==> flow/design.v <==
module comparador_secuencial (
    input wire [7:0] A,     
    input wire [7:0] B,     
    input wire clk,         
    output reg q            
);
    always @(posedge clk) begin
        if (A > B) begin
            q <= 1'b1;
        end else begin
            q <= 1'b0;
        end
    end
endmodule
module contador_8bits(
    input wire enable,     
    input wire reset,      
    input wire clk,        
    output reg [7:0] count =0,    
    output wire tc         
);
    always @(posedge clk or posedge reset) begin
        if (reset) begin
            count <= 8'b00000000;      
        end else if (enable) begin
            count <= count + 1;            
        end
    end
    assign tc = (count == 8'b11111111) ? 1'b1 : 1'b0;
endmodule
module pwm_structural (
    input wire clk,              
    input wire [7:0] period,     
    input wire [7:0] duty,       
    input wire enable,           
    output wire pwm              
);
    wire [7:0] count;        
    wire reset_count;        
    wire duty_compare;       
    contador_8bits u_counter (
        .enable(enable),
        .clk(clk),
        .reset(reset_count),
        .count(count)
    );
    comparador_secuencial u_comparador_periodo (
        .A(count),
        .B(period),
        .clk(clk),
        .q(reset_count)   
    );
    comparador_secuencial u_comparador_duty (
        .A(duty),
        .B(count),
        .clk(clk),
        .q(duty_compare)   
    );
    assign pwm = duty_compare;
endmodule
Tool chain data of pwm_structural. The steps from the RTL of pwm_structural to its reports follow in flow order. Line numbers count from 1 in the design file above. The mark - stands for no value.

Design top: pwm_structural. Clock input: clk. Standard-cell library: sky130hd. Timing corner: tt_025C_1v80.

Word level. Source: Yosys, flattened and elaborated, memories not mapped. Widths are those after wreduce; folded enables and synchronous resets count as part of the registers. Registers that Yosys merges into a memory's read port (data or address) are not register bits. Print and check cells do not count. Equal cells are merged and count once.

Register bits: 10. The entry for bits of input ports reads 18. Under output and inout bits stands 1. The figure for elaborated cells is 8.

The figure for $add $sub $neg is 1. For magnitude comparators the number is 2. Mux-type cells: 2.

Operators by type and width (count): 8-bit greater-than comparator (2); 8-bit by 1-bit adder with 8-bit output (second input constant) (1); 1-bit two-way mux (2).

Depth. Depth = most cells in a row (Yosys ltp): at word level without a register or memory, in the mapped netlist without a sequential cell, where the memories' decode and read muxes count.

Under word-level depth stands 2. The entry for ABC_AREA reads 1. Under depth in mapped cells stands 9. The figure for depth with buffers taken out is 9.

After synthesis. Source: synth_stat.txt of the flow (Yosys; design flattened, memories mapped). It holds for the ABC_AREA given above (unset counts as 0); a run with the other value may have another netlist.

The entry for standard cells after synthesis reads 111. Under chip area (Yosys) stands 0.000827 mm2. The entry for sequential part of the area reads 0.0002402 mm2. Under flip-flops stands 10. The entry for buffers reads 0.

Cells by type: sky130_fd_sc_hd__ha_1 (count 17, area in all 212.704 um2); sky130_fd_sc_hd__dfrtp_1 (count 8, area in all 200.192 um2); sky130_fd_sc_hd__inv_1 (count 26, area in all 97.594 um2); sky130_fd_sc_hd__nand2_1 (count 25, area in all 93.84 um2); sky130_fd_sc_hd__xor2_1 (count 5, area in all 43.792 um2); sky130_fd_sc_hd__nor2_1 (count 11, area in all 41.29 um2); sky130_fd_sc_hd__dfxtp_1 (count 2, area in all 40.038 um2); sky130_fd_sc_hd__a21oi_1 (count 6, area in all 30.029 um2); sky130_fd_sc_hd__a21o_1 (count 2, area in all 15.014 um2); sky130_fd_sc_hd__nand3_1 (count 3, area in all 15.014 um2); sky130_fd_sc_hd__nor2_2 (count 2, area in all 12.512 um2); sky130_fd_sc_hd__nor3_2 (count 1, area in all 10.01 um2); sky130_fd_sc_hd__nand2_2 (count 1, area in all 6.256 um2); sky130_fd_sc_hd__o21ai_0 (count 1, area in all 5.005 um2); sky130_fd_sc_hd__inv_2 (count 1, area in all 3.754 um2).

Timing after synthesis. Source: OpenSTA report_checks on the synthesized netlist (no wires, ideal clock, input and output delay 20% of the period each), path of least setup slack; recovery checks are left aside. Register names are those of the netlist, which keeps one name where synthesis merged equal registers.

Path type: input to register. Start point: input port period[7]. End point: register u_comparador_periodo.q. The figure for clock period is 2.66 ns. Under input delay stands 0.532 ns. Library setup time: 0.117 ns. The figure for time at the first pin is 0.532 ns. Under arrival time stands 1.195 ns. The figure for required time is 2.543 ns. For setup slack the number is 1.348 ns. The entry for delay of the path reads 0.780 ns. Under stages stands 7. The figure for path buffers is 0. For synthesis period reached the number is 1.312 ns.

"delay of the path" is the arrival time less input delay plus setup time. "stages": output pins that drive a net of the path, with the launching flip-flop's if there is one; two outputs of one cell count as two. "synthesis period reached" = period - worst setup slack (recovery checks aside). The figure is calculated, with input and output delays left at 20% of the set period. Between the ends stands the longest chain of elaborated cells between them, by number of cells; it is not shown to be the way that was timed. Of several equally long chains one is given. Each line given opens the expression or statement behind the cell; cells for indexed reads and writes are added by Yosys, which also makes memories of some case tables.

Path through: sky130_fd_sc_hd__inv_1 sky130_fd_sc_hd__ha_1 sky130_fd_sc_hd__nand2_1 sky130_fd_sc_hd__nor2_1 sky130_fd_sc_hd__nand3_1 sky130_fd_sc_hd__nor2_1 sky130_fd_sc_hd__a21oi_1. Under cells in the longest elaborated chain stands 2. The entry for elaborated cells on any way between the ends reads 2. For source lines of those cells the number is 1. Classes of those cells: compare: 1; mux: 1.

RTL lines, path after synthesis: start: declaration (RTL line 33) `input wire [7:0] period,`; 8-bit greater-than comparator (RTL line 8) `if (A > B) begin`; 1-bit two-way mux (RTL line 8); end: assignment (RTL line 9) `q <= 1'b1;`; end: assignment (RTL line 11) `q <= 1'b0;`; end: declaration (RTL line 5) `output reg q`.

## Implementation results

module pwm_structural, platform sky130hd, 2 stored runs of the flow under differing settings, order arbitrary. Input and output delays are each 20% of the period that was set; the output load is 0.01 pF.

Files of job 1:
==> flow/run.sh <==
#!/bin/bash
# the make line also repeats the synthesis and layout settings of config.mk as NAME=value (left out here)
make -C /OpenROAD-flow-scripts/flow DESIGN_CONFIG=/design/flow/config.mk WORK_HOME=/design/flow/orfs CLKGATE_MAP_FILE= finish
==> flow/config.mk <==
export PLATFORM = sky130hd
export DESIGN_NAME = pwm_structural
export DESIGN_NICKNAME = pwm_structural
export VERILOG_FILES = /design/flow/design.v
export SDC_FILE = /design/flow/constraint.sdc
export NUM_CORES = 4
export LEC_CHECK = 0
export ABC_AREA = 1
export CAP_MARGIN = 20
export CELL_PAD_IN_SITES_DETAIL_PLACEMENT = 1
export CELL_PAD_IN_SITES_GLOBAL_PLACEMENT = 2
export CORE_MARGIN = 2
export CORE_UTILIZATION = 71
export GPL_ROUTABILITY_DRIVEN = 1
export GPL_TIMING_DRIVEN = 0
export MAX_ROUTING_LAYER = met5
export MIN_ROUTING_LAYER = met1
export PLACE_DENSITY = 0.65
export SLEW_MARGIN = 20
==> flow/constraint.sdc <==
create_clock -name core_clock -period 1.13 [get_ports {clk}]
set_input_delay 0.2260 -clock core_clock [delete_from_list [all_inputs] [get_ports {clk}]]
set_output_delay 0.2260 -clock core_clock [all_outputs]
set_load 0.01 [all_outputs]

Outcome of job 1: no results, placement failed with GPL-0301.

Files of job 2:
==> flow/run.sh <==
#!/bin/bash
# the make line also repeats the synthesis and layout settings of config.mk as NAME=value (left out here)
make -C /OpenROAD-flow-scripts/flow DESIGN_CONFIG=/design/flow/config.mk WORK_HOME=/design/flow/orfs CLKGATE_MAP_FILE= finish
==> flow/config.mk <==
export PLATFORM = sky130hd
export DESIGN_NAME = pwm_structural
export DESIGN_NICKNAME = pwm_structural
export VERILOG_FILES = /design/flow/design.v
export SDC_FILE = /design/flow/constraint.sdc
export NUM_CORES = 4
export LEC_CHECK = 0
export ABC_AREA = 0
export CAP_MARGIN = 30
export CELL_PAD_IN_SITES_DETAIL_PLACEMENT = 1
export CORE_ASPECT_RATIO = 0.88
export CORE_MARGIN = 2
export CORE_UTILIZATION = 71
export GPL_ROUTABILITY_DRIVEN = 1
export MAX_ROUTING_LAYER = met5
export PLACE_DENSITY = 0.86
export SETUP_SLACK_MARGIN = 0.47
export SLEW_MARGIN = 30
==> flow/constraint.sdc <==
create_clock -name core_clock -period 1.99 [get_ports {clk}]
set_input_delay 0.3980 -clock core_clock [delete_from_list [all_inputs] [get_ports {clk}]]
set_output_delay 0.3980 -clock core_clock [all_outputs]
set_load 0.01 [all_outputs]

Outcome of job 2: no results, placement failed with DPL-0033.
