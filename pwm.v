==> flow/design.v <==
module pwm (
    input wire [7:0] period,   
    input wire [7:0] duty,     
    input wire clk,            
    output reg pwm_out             
);
    reg [7:0] counter;         
    always @(posedge clk) begin
        if (counter < period) begin
            counter <= counter + 1;
        end else begin
            counter <= 0;
        end
        if (counter < duty) begin
            pwm_out <= 1;
        end else begin
            pwm_out <= 0;
        end
    end
endmodule
# [From RTL to reports: pwm]
# What the tools print for pwm, step after step.
# Lines are those of the file above, counted from 1.
# Operators carry their Yosys type and port widths (W data, S select, Z words).
# Library cell names are shortened.
# Not given: --
[design] design="pwm" clock_port="clk" library="sky130hd" pvt_corner="tt_025C_1v80"

# [Word-level counts]
# Yosys after proc, flatten, opt, wreduce and memory -nomap, before mapping. Enables and synchronous resets that opt folds into registers are not counted as muxes. Memory bits, and registers merged into a memory's read port (data or address), are not among the register bits. Print and check cells are not counted. Equal cells are merged and count once.
[bits] ff_bits=9 wordCells=6 in_bits=17
[op_classes] n_addsub=1 n_mux=1 cmp=2
[ops] operator="$lt A8 B8 Y1" count=2
[ops] operator="$add A8 B1 Y8 const B" count=1
[ops] operator="$mux W1" count=1

# [Logic depth]
# Depth = most cells in a row (Yosys ltp): at word level without a register or memory, in the mapped netlist without a sequential cell, where the memories' decode and read muxes count.
[depth] depth_word=2 abc_area=0 depth_mapped=6

# [Synthesis result]
# The flow's flattened synthesis, as Yosys stat reports it; memories are mapped. The netlist is that of the ABC_AREA named above (0 if unset); the other value can give another one.
# Totals and module areas in this step are rounded.
[synth_totals] cell_count=79 mapped_area_um2=710 ff_cells=9 seq_area_um2=180
[types] cell_type="ha_1" count=15 type_area_um2=187.68
[types] cell_type="dfxtp_1" count=9 type_area_um2=180.173
[types] cell_type="inv_1" count=15 type_area_um2=56.304
[types] cell_type="xor2_1" count=5 type_area_um2=43.792
[types] cell_type="nor2_1" count=10 type_area_um2=37.536
[types] cell_type="a2111oi_4" count=1 type_area_um2=27.526
[types] cell_type="nand3_1" count=5 type_area_um2=25.024
[types] cell_type="a21o_1" count=3 type_area_um2=22.522
[types] cell_type="o31ai_4" count=1 type_area_um2=21.27
[types] cell_type="a21oi_1" count=3 type_area_um2=15.014
[types] cell_type="o21a_1" count=2 type_area_um2=15.014
[types] cell_type="nand2b_4" count=1 type_area_um2=13.763
[types] cell_type="nand4_1" count=2 type_area_um2=12.512
[types] cell_type="o31a_1" count=1 type_area_um2=8.758
[types] cell_type="xnor2_1" count=1 type_area_um2=8.758
[types] cell_type="a211oi_1" count=1 type_area_um2=7.507
[types] cell_type="and3_2" count=1 type_area_um2=7.507
[types] cell_type="and3_1" count=1 type_area_um2=6.256
# Other cell types: 2; their cells: 2.

# [Path before layout]
# Source: OpenSTA report_checks on the synthesized netlist (no wires, ideal clock, input and output delay 20% of the period each), path of least setup slack; recovery checks are left aside. Register names are those of the netlist, which keeps one name where synthesis merged equal registers.
[synth_path] path_kind="input-to-reg" startpoint="in period[7]" endpoint="reg counter[2]" tclk_ps=1720 setup_time_ps=128 t_arrival_ps=1242 path_stages=5 delay_ps=1026 setup_slack_ps=349 required_ps=1592 period_less_setup_slack_ps=1371
# "delay_ps" is the arrival time less input delay plus setup time.
# "path_stages" counts driving pins, that of a launching flip-flop among them; a cell with two outputs on the path counts twice.
# "period_less_setup_slack_ps" = period - worst setup slack (recovery checks aside). The figure is calculated, with input and output delays left at 20% of the set period.
# Between the ends stands the longest chain of elaborated cells between them, by number of cells; it is not shown to be the way that was timed. Of several equally long chains one is given.
# A line is the first line of the expression or statement that the cell stems from. Yosys adds cells for indexed reads and writes and turns some case tables into memories.
[synth_via] cell_sequence="inv_1 ha_1 nand4_1 o31ai_4 nor2_1" elab_chain_len=1 cells_between=1 lines_between=1 classes_between="compare (1)"
[synth_lines] item="start, declared" line=2 text="input wire [7:0] period,"
[synth_lines] item="$lt A8 B8 Y1" line=9 text="if (counter < period) begin"
[synth_lines] item="end, assigned" line=10 text="counter <= counter + 1;"
[synth_lines] item="end, assigned" line=12 text="counter <= 0;"
[synth_lines] item="end, declared" line=7 text="reg [7:0] counter;"

# [Timing after layout]
# From the final timing report of entry A: the path of least setup slack in the routed layout; clock arrival at registers is part of the times.
# The report prints the path's times to 10 ps; the period is as set.
[layout_path] path_kind="reg-to-reg" startpoint="reg counter[7]" endpoint="reg counter[4]" path_stages=8 setup_slack_ps=220 setup_time_ps=110 t_arrival_ps=1510 required_ps=1740 tclk_ps=1620
# Between the ends stands the longest chain of elaborated cells between them, by number of cells; it is not shown to be the way that was timed. Of several equally long chains one is given.
[layout_via] cell_sequence="dfxtp_4 ha_4 buf_6 nand2_1 o21a_1 o31ai_4 buf_6 nor2_2" elab_chain_len=1 cells_between=1 lines_between=1 classes_between="compare (1)"
[layout_lines] item="start, declared" line=7 text="reg [7:0] counter;"
[layout_lines] item="start, assigned" line=10 text="counter <= counter + 1;"
[layout_lines] item="start, assigned" line=12 text="counter <= 0;"
[layout_lines] item="$lt A8 B8 Y1" line=9 text="if (counter < period) begin"
[layout_lines] item="end, assigned" line=10
[layout_lines] item="end, assigned" line=12
[layout_lines] item="end, declared" line=7

2 stored runs of pwm in the flow (synthesis by Yosys, layout by OpenROAD, sky130hd cells), in arbitrary order. Constraints: input delay and output delay 20% of the set period each, output load 0.01 pF.
"timing.achieved_period_ps" = clock period - worst setup slack. The figure is calculated, with input and output delays left at 20% of the set period.
"critical_path_time_ps" means the part of the period allowed to the worst setup path (the constraints hold back 20% at inputs and 20% at outputs) less its slack; where the path has registers, the arrival times of their clocks count too.
"power_mw" rests on the timing tool's default activity at the inputs, not on a simulated workload.
"critical_path_time_ps" is given in steps of 10 ps.
The results are shown rounded.

[flow] entry A: files
==> flow/run.sh <==
#!/bin/bash
# the make line also repeats the synthesis and layout settings of config.mk as NAME=value (left out here)
make -C /OpenROAD-flow-scripts/flow DESIGN_CONFIG=/design/flow/config.mk WORK_HOME=/design/flow/orfs CLKGATE_MAP_FILE= finish
==> flow/config.mk <==
export PLATFORM = sky130hd
export DESIGN_NAME = pwm
export DESIGN_NICKNAME = pwm
export VERILOG_FILES = /design/flow/design.v
export SDC_FILE = /design/flow/constraint.sdc
export NUM_CORES = 4
export LEC_CHECK = 0
export ABC_AREA = 0
export CAP_MARGIN = 5
export CELL_PAD_IN_SITES_DETAIL_PLACEMENT = 1
export CORE_ASPECT_RATIO = 0.61
export CORE_MARGIN = 2
export CORE_UTILIZATION = 23
export CTS_CLUSTER_DIAMETER = 187
export CTS_CLUSTER_SIZE = 96
export MAX_ROUTING_LAYER = met4
export MIN_ROUTING_LAYER = met1
export SETUP_SLACK_MARGIN = 0.35
export SLEW_MARGIN = 20
==> flow/constraint.sdc <==
create_clock -name core_clock -period 1.62 [get_ports {clk}]
set_input_delay 0.3240 -clock core_clock [delete_from_list [all_inputs] [get_ports {clk}]]
set_output_delay 0.3240 -clock core_clock [all_outputs]
set_load 0.01 [all_outputs]

[flow] entry A: metrics
[metrics] synth_chip_area_um2 = 710
[metrics] die_um2 = 3500
[metrics] stdcell_area_um2 = 1200
[metrics] util_pct = 43
[metrics] final_setup_ws_ps = 220
[metrics] fin_tns_ps = 0
[metrics] timing.hold.ws_ps = 500
[metrics] power_mw = 1.6
[metrics] timing.achieved_period_ps = 1399
[metrics] critical_path_time_ps = 1400
[metrics] critical_path_kind = reg-to-reg

[flow] entry B: files
==> flow/run.sh <==
#!/bin/bash
# the make line also repeats the synthesis and layout settings of config.mk as NAME=value (left out here)
make -C /OpenROAD-flow-scripts/flow DESIGN_CONFIG=/design/flow/config.mk WORK_HOME=/design/flow/orfs CLKGATE_MAP_FILE= finish
==> flow/config.mk <==
export PLATFORM = sky130hd
export DESIGN_NAME = pwm
export DESIGN_NICKNAME = pwm
export VERILOG_FILES = /design/flow/design.v
export SDC_FILE = /design/flow/constraint.sdc
export NUM_CORES = 4
export LEC_CHECK = 0
export CAP_MARGIN = 20
export CORE_MARGIN = 2
export CORE_UTILIZATION = 40
export SLEW_MARGIN = 20
==> flow/constraint.sdc <==
create_clock -name core_clock -period 2.61 [get_ports {clk}]
set_input_delay 0.5220 -clock core_clock [delete_from_list [all_inputs] [get_ports {clk}]]
set_output_delay 0.5220 -clock core_clock [all_outputs]
set_load 0.01 [all_outputs]

[flow] entry B: metrics
[metrics] synth_chip_area_um2 = 710
[metrics] die_um2 = 2100
[metrics] stdcell_area_um2 = 920
[metrics] util_pct = 55
[metrics] final_setup_ws_ps = 740
[metrics] fin_tns_ps = 0
[metrics] timing.hold.ws_ps = 550
[metrics] power_mw = 0.72
[metrics] timing.achieved_period_ps = 1871
[metrics] critical_path_time_ps = 1350
[metrics] critical_path_kind = input-to-reg
